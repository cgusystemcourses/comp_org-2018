==> flow/design.v <==
module abs_diff (A, B, R, start, reset, clk);
	input	[7:0]	A;
	input	[7:0]	B;
	output	[7:0]	R;
	input			start;
	input			reset;
	input			clk;
	wire			L, S;
	control_unit u_control (
		.start (start),
		.R7 (R[7]),
		.L (L),
		.S (S),
		.reset (reset),
		.clk (clk)
	);
	data_path u_data_path (
		.A (A),
		.B (B),
		.L (L),
		.S (S),
		.R (R),
		.reset (reset),
		.clk (clk)
	);
endmodule
module control_unit (start, R7, L, S, reset, clk);
	input	start;
	input	R7;
	output	L;
	output	S;
	input	reset;
	input	clk;
	reg		[1:0]	state;
	reg				L, S;
	always @(posedge clk) begin
		if (reset)
			state <= 2'b00;
		else begin
			case (state)
				2'b00:	state <= (start)? 2'b01: 2'b00;
				2'b01:	state <= 2'b10;
				2'b10:	state <= (R7)? 2'b11: 2'b00;
				2'b11:	state <= 2'b00;
			endcase
		end
	end	 
	always @(*) begin
		case (state)
			2'b00:	{L, S} = 2'b0x;
			2'b01:	{L, S} = 2'b11;
			2'b10:	{L, S} = 2'b0x;
			2'b11:	{L, S} = 2'b10;
		endcase
	end
endmodule
module data_path (A, B, L, S, R, reset, clk);
	input	[7:0]	A, B;
	input			L, S;
	output	[7:0]	R;
	input			reset;
	input			clk;
	wire	[7:0]	X = (S)? A: 7'h0;
	wire	[7:0]	Y = (S)? B: R;
	wire	[7:0]	D = X + (~Y) + 1'b1;
	reg		[7:0]	R;
	always @(posedge clk) begin
		if (reset)
			R <= 7'h0;
		else
			R <= (L)? D: R;
	end
endmodule
## Tool chain data of abs_diff

Tool output for the design above, in the order of the flow.
Line numbers count from 1 in the design file above.
Library cell names are shortened.
Not given: n/a

| set-up | value |
|---|---|
| design top | abs_diff |
| clock input | clk |
| library | sky130hd |
| corner | tt_025C_1v80 |

## Elaborated design

Yosys after proc, flatten, opt, wreduce and memory -nomap, before mapping. Enables and synchronous resets that opt folds into registers are not counted as muxes. Memory bits, and registers merged into a memory's read port (data or address), are not among the register bits. Print and check cells are not counted. Equal cells are merged and count once.

| bit counts | value |
|---|---|
| bits in registers | 10 |
| input port bits | 19 |
| output and inout bits | 8 |
| cells after elaboration | 16 |

| cells by class | value |
|---|---|
| add/subtract/negate cells | 2 |
| eq/ne operators | 3 |
| muxes and demuxes | 6 |
| bitwise logic cells | 1 |
| reduce/logical cells | 2 |

Operator list:

| cell | count |
|---|---|
| 8-bit two-way mux | 2 |
| 8-bit by 1-bit adder with 8-bit output (second input constant) | 1 |
| 8-bit adder | 1 |
| 8-bit NOT | 1 |
| 2-bit case mux with 4-bit select | 1 |
| 2-bit case mux with 3-bit select | 1 |
| 2-bit equality test (second input constant) | 2 |
| 2-bit by 1-bit equality test with 1-bit output (second input constant) | 1 |
| 2-bit zero test | 1 |
| 2-bit OR reduction | 1 |
| 2-bit two-way mux | 1 |
| 1-bit two-way mux | 1 |

## Longest topological paths

Longest topological path by Yosys (ltp), each cell counted once; first at word level (registers and memories cut), then after technology mapping (sequential cells cut; the memories' decode and read muxes count).

| depth | value |
|---|---|
| depth after elaboration | 7 |
| ABC_AREA | 0 |
| mapped depth | 9 |
| depth with buffers taken out | 8 |

## Mapped cells and area

Source: synth_stat.txt of the flow (Yosys; design flattened, memories mapped). It holds for the ABC_AREA given above (unset counts as 0); a run with the other value may have another netlist.

| synthesis totals | value |
|---|---|
| standard cells after synthesis | 101 |
| mapped area | 889.6 um2 |
| sequential part of the area | 240.2 um2 |
| flip-flop cells | 12 |

Cells by type:

| type | count | total area (um2) |
|---|---|---|
| dfxtp_1 | 12 | 240.23 |
| ha_1 | 7 | 87.584 |
| mux2i_1 | 5 | 50.048 |
| o21a_1 | 5 | 37.536 |
| and2_1 | 5 | 31.28 |
| o211ai_1 | 4 | 30.029 |
| nand2_1 | 7 | 26.275 |
| a21oi_1 | 5 | 25.024 |
| mux2_2 | 2 | 22.522 |
| fa_1 | 1 | 20.019 |
| nand3_1 | 4 | 20.019 |
| nor3_1 | 4 | 20.019 |
| o41ai_1 | 2 | 17.517 |
| xnor2_1 | 2 | 17.517 |
| a211oi_1 | 2 | 15.014 |
| a21o_1 | 2 | 15.014 |
| buf_4 | 2 | 15.014 |
| inv_1 | 4 | 15.014 |

Not listed: further types 21, cells in them 26.
The figures by module come from a second, unflattened synthesis with its own total; it is not the netlist above.

| second synthesis, totals | value |
|---|---|
| cells (unflattened synthesis) | 108 |
| area total of the unflattened synthesis | 905.9 um2 |

Rows give one instance, submodules left out.

By module:

| module | times used | cells | area (um2) | seq. area (um2) |
|---|---|---|---|---|
| data_path | 1 | 93 | 765.7 | 160.2 |
| control_unit | 1 | 15 | 140.1 | 80.1 |
| abs_diff | 1 | 0 | 0.0 | 0.0 |

## Timing after synthesis

Path of least setup slack by OpenSTA after synthesis, without wires, with an ideal clock, recovery checks aside; 20% of the period is set as input and as output delay. Where synthesis merged equal registers, the netlist keeps one of their names.

| timing after synthesis | value |
|---|---|
| path kind | input-to-reg |
| start point | in B[0] |
| end point | reg u_data_path.R[4] |
| period | 4830 ps |
| library setup time | 101 ps |
| time at the first pin | 966 ps |
| data arrival time | 2331 ps |
| data required time | 4729 ps |
| path slack | 2398 ps |
| path delay | 1466 ps |
| driving pins on the path | 7 |
| synthesis period reached | 2432 ps |

"path delay" = arrival - input delay + setup time.
"driving pins on the path" counts driving pins, that of a launching flip-flop among them; a cell with two outputs on the path counts twice.
"synthesis period reached" is the clock period less the worst setup slack; recovery checks do not enter. This is arithmetic on one report: input and output delays are still those of the set period (20% each).
Between the ends stands the longest chain of elaborated cells between them, by number of cells; it is not shown to be the way that was timed. Of several equally long chains one is given.
Each line given opens the expression or statement behind the cell; cells for indexed reads and writes are added by Yosys, which also makes memories of some case tables.

| between the ends, after synthesis | value |
|---|---|
| cell sequence | mux2_2 ha_1 fa_1 nor2b_1 o21a_1 nor3_1 o41ai_1 |
| length of the longest elaborated chain | 4 |
| elaborated cells on any way between the ends | 4 |
| RTL lines with such cells | 2 |
| those cells by class | add/sub: 2; mux: 1; logic: 1 |

RTL lines, path after synthesis:

| element | RTL line | RTL |
|---|---|---|
| start: declaration | 3 | `input [7:0] B;` |
| 8-bit two-way mux | 64 | `wire [7:0] Y = (S)? B: R;` |
| 8-bit NOT | 65 | `wire [7:0] D = X + (~Y) + 1'b1;` |
| 8-bit adder | 65 |  |
| 8-bit by 1-bit adder with 8-bit output | 65 |  |
| end: assignment | 69 | `R <= 7'h0;` |
| end: assignment | 71 | `R <= (L)? D: R;` |
| end: declaration | 60 | `output [7:0] R;` |

Data sheet: physical implementation of abs_diff

Record of 2 stored runs of the RTL-to-layout flow on abs_diff, platform sky130hd. The runs are unordered. Constraints: input delay and output delay 20% of the set period each, output load 0.01 pF.
Among the settings, - means not set for that run.

| stored run | period_ns | CORE_UTILIZATION | SETUP_SLACK_MARGIN | CORE_ASPECT_RATIO | CORE_MARGIN | TNS_END_PERCENT | GPL_ROUTABILITY_DRIVEN | CTS_CLUSTER_DIAMETER | MAX_ROUTING_LAYER | CAP_MARGIN | SLEW_MARGIN | PLACE_DENSITY | CELL_PAD_IN_SITES_GLOBAL_PLACEMENT | CELL_PAD_IN_SITES_DETAIL_PLACEMENT |
|---|---|---|---|---|---|---|---|---|---|---|---|---|---|---|
| run A | 2.89 | 56 | 0.84 | 0.54 | 5 | 95 | 0 | 57 | met5 | 20 | 20 | - | - | - |
| run B | 3.06 | 62 | -0.12 | 1.04 | 2 | - | - | 244 | - | 20 | 20 | 0.68 | 2 | 1 |

Run A: no results, floorplanning failed with PDN-0185
Run B: no results, placement failed with GPL-0301
